==> flow/design.v <==
`timescale 1ns/1ns
module Controller(opcode,clk, rst, next, jump, PCL, LorD, MR, MW, LR, StackSrc,RegDst,
		ToS, Push, Pop, LA, LB, Ain, Bin, ALUop);
	input[2:0] opcode;
	input rst, clk;
	output reg next, jump, PCL, LorD, MR, MW, LR, StackSrc, 
		ToS, Push, Pop, LA, LB, Ain, Bin, RegDst;
	output reg[1:0] ALUop;
	reg[3:0] ps = 0, ns = 0;
parameter [3:0]
	IF = 0, ID = 1, RTYPE = 2, PUSH = 3, POP = 4, JZ = 5, JUMP = 6, SP = 7,
	ALU = 8, Save = 9;
	always@(ps,opcode)begin
		case(ps)
			IF    : ns = ID;
			ID    : ns = 	opcode == 3'b011 ? Save : 
					opcode == 3'b100 ? PUSH :
					opcode == 3'b101 ? POP  :
					opcode == 3'b110 ? JUMP :
					opcode == 3'b111 ? JZ   : RTYPE;
			RTYPE : ns = SP  ;
			PUSH  : ns = 0   ;
			POP   : ns = 0   ;
			JZ    : ns = 0   ;
			JUMP  : ns = 0   ;
			SP    : ns = ALU ;
			ALU   : ns = Save;
			Save  : ns = 0   ;
			default: ns = 0;
		endcase
	end
	always@(posedge clk,posedge rst)begin
		if(rst)
			ps <= IF;
		else
			ps <= ns;
	end
	always@(ps)begin
	{next, jump, PCL, LorD, MR, MW, LR, RegDst,
		StackSrc, ToS, Push, Pop, LA, LB, Ain, Bin,
		ALUop} = 0;
		case(ps)
			IF    : begin next = 1; PCL = 1; LorD = 1; MR = 1; LR = 1; Ain = 1; Bin = 0; ALUop=0;	end
			ID    : begin ToS = 1; RegDst=0; LA = 1;  						end
			RTYPE : begin Pop = 1; ALUop = 3; 							end
			PUSH  : begin MR = 1; LorD = 0; Push = 1; StackSrc = 0;  				end
			POP   : begin MW = 1; LorD = 0; Pop = 1;  						end
			JZ    : begin jump = 0; next = 0; PCL = 1;  						end
			JUMP  : begin jump = 1; next = 0; PCL = 1;  						end
			SP    : begin Pop = 1; ToS = 1; RegDst = 1; LB = 1;  					end
			ALU   : begin Ain = 0; Bin = 1; ALUop = opcode[1:0];  					end
			Save  : begin StackSrc = 1; Push = 1;  							end
		endcase
	end
endmodule
; Step by step through the tools: Controller
; Tool output for the design above, in the order of the flow.
; Line numbers count from 1 in the design file above.
; Library cell names are shortened.
; The mark - stands for no value.
[setup]
top_module = Controller
clk_port = clk
lib = sky130hd
corner = tt_025C_1v80

; After elaboration
; Yosys after proc, flatten, opt, wreduce and memory -nomap, before mapping. Enables and synchronous resets that opt folds into registers are not counted as muxes. Memory bits, and registers merged into a memory's read port (data or address), are not among the register bits. Print and check cells are not counted. Equal cells are merged and count once.
[bits]
reg_bits = 4
in_bits = 5
output_inout_bits = 18
elab_cells = 40
[classes]
equal = 14
mux = 19
reduce_and_logical = 6
[op_table]
columns = operator, n
row1 = case mux 4 bit (select 5 bit), 1
row2 = equality test 4 x 3 -> 1 bit (second input constant), 4
row3 = equality test 3 bit (second input constant), 4
row4 = two-way mux 1 bit, 12
row5 = two-way mux 3 bit, 4
row6 = equality test 4 x 2 -> 1 bit (second input constant), 2
row7 = equality test 4 bit (second input constant), 2
row8 = OR reduction 2 bit, 3
row9 = OR reduction 3 bit, 2
row10 = equality test 4 x 1 -> 1 bit (second input constant), 1
row11 = zero test 4 bit, 1
row12 = case mux 2 bit (select 2 bit), 1
row13 = two-way mux 4 bit, 1
row14 = equality test 3 x 2 -> 1 bit (second input constant), 1

; Longest topological paths
; Yosys ltp: most cells in a row. Word level: on the elaborated netlist, between registers, memories and ports. Mapped: between sequential cells and ports; inverters and the memories' decode and read muxes count.
[depth]
ltp_word = 7
ABC_AREA = 0
ltp_mapped = 4

; After synthesis
; Yosys stat after the flow's synthesis: flattened, memories mapped to cells. It holds for the ABC_AREA given above (unset counts as 0); a run with the other value may have another netlist.
; The area totals of this step are shown rounded.
[mapped]
cell_count = 59
mapped_area_mm2 = 0.0004342
seq_area_mm2 = 0.0001001
ff_cells = 4
n_buf = 8
[by_type]
columns = cell, n, type_area_um2
row1 = dfrtp_1, 4, 100.096
row2 = buf_4, 6, 45.043
row3 = nor2_1, 8, 30.029
row4 = a21oi_1, 5, 25.024
row5 = nor2b_1, 4, 25.024
row6 = nor3_1, 5, 25.024
row7 = and2b_1, 2, 15.014
row8 = nor4b_2, 1, 15.014
row9 = o21a_1, 2, 15.014
row10 = a211oi_2, 1, 12.512
row11 = a31oi_1, 2, 12.512
row12 = nand2b_1, 2, 12.512
row13 = nand2_1, 3, 11.261
row14 = o21bai_2, 1, 11.261
row15 = buf_2, 2, 10.01
row16 = o211a_1, 1, 10.01
row17 = xor2_1, 1, 8.758
row18 = inv_1, 2, 7.507
; Not listed: further types 7, cells in them 7.

; Timing after synthesis
; Path of least setup slack by OpenSTA after synthesis, without wires, with an ideal clock, recovery checks aside; 20% of the period is set as input and as output delay. Where synthesis merged equal registers, the netlist keeps one of their names.
[synth_timing]
kind = register -> output
from = reg ps[2]
to = out LR
tclk_ns = 1.76
out_delay_ns = 0.352
arrival_ns = 1.404
path_slack_ns = 0.004
path_delay_ns = 1.404
driving_pins = 5
n_path_buf = 2
period_less_setup_slack_ns = 1.756
; "path_delay_ns" = arrival - input delay + setup time.
; At an output port there is no setup time.
; "driving_pins": output pins that drive a net of the path, with the launching flip-flop's if there is one; two outputs of one cell count as two.
; "period_less_setup_slack_ns" = period - worst setup slack (recovery checks aside). The figure is calculated, with input and output delays left at 20% of the set period.
; Between the ends stands the longest chain of elaborated cells between them, by number of cells; it is not shown to be the way that was timed. Of several equally long chains one is given.
; A line is the first line of the expression or statement that the cell stems from. Yosys adds cells for indexed reads and writes and turns some case tables into memories.
[synth_between]
path_cell_list = dfrtp_1 > buf_4 > or2_1 > nor3_1 > buf_4
elab_chain_cells = 2
[synth_lines]
columns = item, line_no
row1 = start: declaration, 9  ; reg[3:0] ps = 0, ns = 0;
row2 = start: assignment, 34  ; ps <= IF;
row3 = start: assignment, 36  ; ps <= ns;
row4 = zero test 4 bit, 42  ; case(ps)
row5 = two-way mux 1 bit, 42
row6 = end: declaration, 6  ; output reg next, jump, PCL, LorD, MR, MW, LR, StackSrc,
; Nets of the timed path that keep an RTL name, with a line that drives or declares them; the list need not be complete.
[synth_nets]
columns = signal, line_no
row1 = Ain, 42

; Timing after layout
; From the final timing report of stored run 2: the path of least setup slack in the routed layout; clock arrival at registers is part of the times.
[layout_timing]
kind = register -> output
from = reg ps[1]
to = out Push
tclk_ns = 1.52
out_delay_ns = 0.30
arrival_ns = 1.35
path_slack_ns = -0.13
driving_pins = 5
n_path_buf = 2
; Between the ends stands the longest chain of elaborated cells between them, by number of cells; it is not shown to be the way that was timed. Of several equally long chains one is given.
[layout_between]
path_cell_list = dfrtp_2 > buf_6 > and2b_1 > o211a_1 > buf_2
elab_chain_cells = 3
[layout_lines]
columns = item, line_no
row1 = start: declaration, 9  ; reg[3:0] ps = 0, ns = 0;
row2 = start: assignment, 34  ; ps <= IF;
row3 = start: assignment, 36  ; ps <= ns;
row4 = equality test 4 x 2 -> 1 bit, 42  ; case(ps)
row5 = OR reduction 2 bit, -
row6 = two-way mux 1 bit, 42
row7 = end: declaration, 7  ; ToS, Push, Pop, LA, LB, Ain, Bin, RegDst;

; Top module Controller; platform sky130hd; tools Yosys and OpenROAD; 2 stored runs in no particular order. Input and output delays are each 20% of the period that was set; the output load is 0.01 pF.
; "achieved_clock_period_ns" = clock period - worst setup slack. The figure is calculated, with input and output delays left at 20% of the set period.
; "timing.worst_path_ns" is the time allowed to the run's worst setup path (the clock period less input and output delay, where it has them) less its slack. Clock arrival times count: a late capture clock shortens it, a late launch clock lengthens it.
; The results are shown rounded.

[stored run 1: settings]
period_ns = 1.46
CORE_UTILIZATION = 56
PLACE_DENSITY_LB_ADDON = 0.25
CORE_ASPECT_RATIO = 0.97
TNS_END_PERCENT = 25
ABC_AREA = 0
GPL_TIMING_DRIVEN = 1
GPL_ROUTABILITY_DRIVEN = 1
CTS_CLUSTER_DIAMETER = 354
MAX_ROUTING_LAYER = met4
CAP_MARGIN = 20
CORE_MARGIN = 2
SLEW_MARGIN = 20
[stored run 1: results]
outcome = unfinished; error PDN-0185 in floorplanning

[stored run 2: settings]
period_ns = 1.52
CORE_UTILIZATION = 41
SETUP_SLACK_MARGIN = -0.03
PLACE_DENSITY = 0.81
CORE_MARGIN = 9
CAP_MARGIN = 10
SLEW_MARGIN = 20
[stored run 2: results]
yosys.chip_area_mm2 = 0.0004342
design_die_area_mm2 = 0.002554
utilization_pct = 81.3
final_setup_ws_ns = -0.132
achieved_clock_period_ns = 1.652
timing.worst_path_ns = 1.35
worst_setup_path_type = register -> output
