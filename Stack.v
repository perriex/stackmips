==> flow/design.v <==
`timescale 1ns/1ns
module Stack (clk, din, dout, tos, push, pop);
    input push, pop, tos, clk;
    input [7:0] din;
    output reg [7:0] dout;
    reg [7:0] file[31:0];
    reg [4:0] top = 0;
    always @(posedge clk) begin
        if(push) begin
            top <= top + 1;
            file[top] <= din;
        end
        if(pop)
            top <= top - 1;
    end
    assign dout = tos ? file[top - 1] : {8{1'bz}};
endmodule
From RTL to reports: Stack
The steps from the RTL of Stack to its reports follow in flow order.
Line numbers count from 1 in the design file above.
Operators: Yosys type, input widths -> output width; for muxes data width and select width s.
Not given: --
Set-up
  design top: Stack
  clock input: clk
  cell library: sky130hd
  library corner: tt_025C_1v80

Word level
Source: Yosys, flattened and elaborated, memories not mapped. Widths are those after wreduce. Registers that Yosys merges into a memory's read port (data or address) are not register bits. Print and check cells do not count. Equal cells are merged and count once.
Memory sizes are those after Yosys's memory passes, which may raise the word count (mostly to a power of two), join words into wider ones and drop unused or constant bits.
Word-level totals
  memories: 1
  bits in writable memories: 256
  output and inout bits: 8
  register bits: 5
  elaborated cells: 11
  bits of input ports: 12
Memories
  file: words 32, bits a word 8, read ports 1, wr ports 1, line 6  | reg [7:0] file[31:0];
Operators by class
  reductions and logical operators: 1
  mux-type cells: 6
  add/subtract/negate cells: 2
Operator list (count)
  $mux 8: 2
  $mux 5: 3
  $add 5x1->5 const B: 1
  $sub 5x1->5 const B: 1
  $reduce_bool 2->1: 1
  $mux 1: 1

Depth
Depth = most cells in a row (Yosys ltp): at word level without a register or memory, in the mapped netlist without a sequential cell, where the memories' decode and read muxes count.
Logic depth
  depth in word-level cells: 3
  ABC_AREA: 0
  depth in mapped cells: 11
  gate-level depth less buffers: 6

Mapped cells and area
Yosys stat after the flow's synthesis: flattened, memories mapped to cells. It holds for the ABC_AREA given above (unset counts as 0); a run with the other value may have another netlist.
Cells by type
  sky130_fd_sc_hd__edfxtp_1: count 261, total area 7.84E+03 sq um
  sky130_fd_sc_hd__mux4_2: count 64, total area 1.44E+03 sq um
  sky130_fd_sc_hd__mux2_2: count 16, total area 180.173 sq um
  sky130_fd_sc_hd__nor2_1: count 33, total area 123.869 sq um
  sky130_fd_sc_hd__nor2b_1: count 18, total area 112.608 sq um
  sky130_fd_sc_hd__a21oi_1: count 17, total area 85.082 sq um
  sky130_fd_sc_hd__ha_1: count 5, total area 62.56 sq um
  sky130_fd_sc_hd__a221oi_1: count 7, total area 61.309 sq um
  sky130_fd_sc_hd__a211oi_1: count 8, total area 60.058 sq um
  sky130_fd_sc_hd__buf_2: count 12, total area 60.058 sq um
  sky130_fd_sc_hd__nor4_1: count 8, total area 50.048 sq um
  sky130_fd_sc_hd__buf_4: count 5, total area 37.536 sq um
  sky130_fd_sc_hd__nand3b_1: count 4, total area 30.029 sq um
  sky130_fd_sc_hd__o31a_1: count 3, total area 26.275 sq um
  sky130_fd_sc_hd__or3b_2: count 3, total area 26.275 sq um
  sky130_fd_sc_hd__xnor2_1: count 3, total area 26.275 sq um
  sky130_fd_sc_hd__xor2_1: count 3, total area 26.275 sq um
  sky130_fd_sc_hd__clkbuf_1: count 6, total area 22.522 sq um
Other cell types: 18; their cells: 25.
Synthesis totals
  sequential part of the area: 7837.5 sq um
  standard cells after synthesis: 501
  mapped flip-flops: 261
  buffer cells: 25
  synthesis area: 10440.0 sq um

Timing after synthesis
OpenSTA on the mapped netlist: ideal clock, no wires. The path of least setup slack (recovery checks aside). Input and output delay are each 20% of the period. Register names are those of the netlist, which keeps one name where synthesis merged equal registers.
Timing path after synthesis
  path kind: register to output
  start: register top[0]
  end: output dout[0]
  driving pins on the path: 11
  arrival: 2.402 ns
  clock period: 4.79 ns
  output delay: 0.958 ns
  time at the first pin: 0.000 ns
  delay of the path: 2.402 ns
  setup slack: 1.430 ns
  data required time: 3.832 ns
  buffers on the path: 4
  synthesis period reached: 3.36 ns
"delay of the path" is the arrival time less input delay plus setup time.
At an output port there is no setup time.
"driving pins on the path": output pins that drive a net of the path, with the launching flip-flop's if there is one; two outputs of one cell count as two.
"synthesis period reached" is the clock period less the worst setup slack; recovery checks do not enter. This is arithmetic on one report: input and output delays are still those of the set period (20% each).
The rows between start and end are the longest chain of elaborated cells between them; the timing report does not say that the signal goes this way. Where chains are equally long, one stands for them.
A line is the first line of the expression or statement that the cell stems from. Yosys adds cells for indexed reads and writes and turns some case tables into memories.
A memory read counts as a cell of the chain, while the word-level depth stops at memories.
Between the ends, after synthesis
  path through: sky130_fd_sc_hd__edfxtp_1 sky130_fd_sc_hd__buf_6 sky130_fd_sc_hd__buf_2 sky130_fd_sc_hd__inv_1 sky130_fd_sc_hd__ha_1 sky130_fd_sc_hd__buf_2 sky130_fd_sc_hd__clkbuf_1 sky130_fd_sc_hd__mux4_2 sky130_fd_sc_hd__mux2_2 sky130_fd_sc_hd__a21oi_1 sky130_fd_sc_hd__nor4_1
  cells in the longest elaborated chain: 3
  elaborated cells on any way between the ends: 3
  classes of those cells: add/sub (1); mux (1); memory (1)
RTL lines, path after synthesis
  start, declared: line 7  | reg [4:0] top = 0;
  start, assigned: line 10  | top <= top + 1;
  start, assigned: line 14  | top <= top - 1;
  $sub 5x1->5: line 16  | assign dout = tos ? file[top - 1] : {8{1'bz}};
  $mem_v2 32x8: line 6  | reg [7:0] file[31:0];
  $mux 8: line 16
  end, declared: line 5  | output reg [7:0] dout;

Worst path after layout
From the final timing report of record 1: the path of least setup slack in the routed layout; clock arrival at registers is part of the times.
Timing path post-layout
  path kind: register to output
  start: register top[0]
  end: output dout[3]
  driving pins on the path: 10
  buffers on the path: 3
  arrival: 2.87 ns
  data required time: 2.94 ns
  clock period: 3.68 ns
  output delay: 0.74 ns
  setup slack: 0.08 ns
  time at the first pin: 0.52 ns
The rows between start and end are the longest chain of elaborated cells between them; the timing report does not say that the signal goes this way. Where chains are equally long, one stands for them.
A memory read counts as a cell of the chain, while the word-level depth stops at memories.
Between the ends, post-layout
  path through: sky130_fd_sc_hd__edfxtp_1 sky130_fd_sc_hd__inv_2 sky130_fd_sc_hd__ha_4 sky130_fd_sc_hd__buf_12 sky130_fd_sc_hd__buf_16 sky130_fd_sc_hd__mux4_2 sky130_fd_sc_hd__mux2_2 sky130_fd_sc_hd__a21oi_2 sky130_fd_sc_hd__nor4_2 sky130_fd_sc_hd__dlygate4sd2_1
  cells in the longest elaborated chain: 3
  elaborated cells on any way between the ends: 3
  classes of those cells: add/sub (1); mux (1); memory (1)
RTL lines, path post-layout
  start, declared: line 7  | reg [4:0] top = 0;
  start, assigned: line 10  | top <= top + 1;
  start, assigned: line 14  | top <= top - 1;
  $sub 5x1->5: line 16  | assign dout = tos ? file[top - 1] : {8{1'bz}};
  $mem_v2 32x8: line 6  | reg [7:0] file[31:0];
  $mux 8: line 16
  end, declared: line 5  | output reg [7:0] dout;

Stack through Yosys and OpenROAD on sky130hd: 2 stored runs, unordered, with their settings and measured results. The constraints put input and output delay at 20% of the set period each and load the outputs with 0.01 pF.
"time used up by the worst setup path" = time allowed to the worst setup path (clock period - input delay - output delay, where it has them) - its slack; a late launch clock adds to it, a late capture clock takes from it.
"power" rests on the timing tool's default activity at the inputs, not on a simulated workload.

==> record 1: settings <==
{ "period_ns": 3.68, "CORE_UTILIZATION": 48, "CAP_MARGIN": 20, "CORE_MARGIN": 2, "SLEW_MARGIN": 20 }
==> record 1: results <==
power: 9221 µW
time used up by the worst setup path: 2.87 ns
worst setup path kind: register to output
area of the synthesized netlist: 10440.0 sq um
worst hold slack after layout: 0.748 ns
smallest setup slack: 0.075 ns
post-route utilization: 0.584
total die area: 22946.2 sq um

==> record 2: settings <==
{ "period_ns": 3.95, "CORE_UTILIZATION": 67, "PLACE_DENSITY_LB_ADDON": 0.15, "TNS_END_PERCENT": 55, "GPL_ROUTABILITY_DRIVEN": 1, "CTS_CLUSTER_DIAMETER": 399, "CAP_MARGIN": 0, "MAX_ROUTING_LAYER": "met4", "CORE_MARGIN": 2, "SLEW_MARGIN": 20 }
==> record 2: results <==
worst hold slack after layout: 0.817 ns
power: 8224 µW
smallest setup slack: -0.023 ns
area of the synthesized netlist: 10440.0 sq um
post-route utilization: 0.779
time used up by the worst setup path: 3.18 ns
worst setup path kind: register to output
total die area: 16597.2 sq um
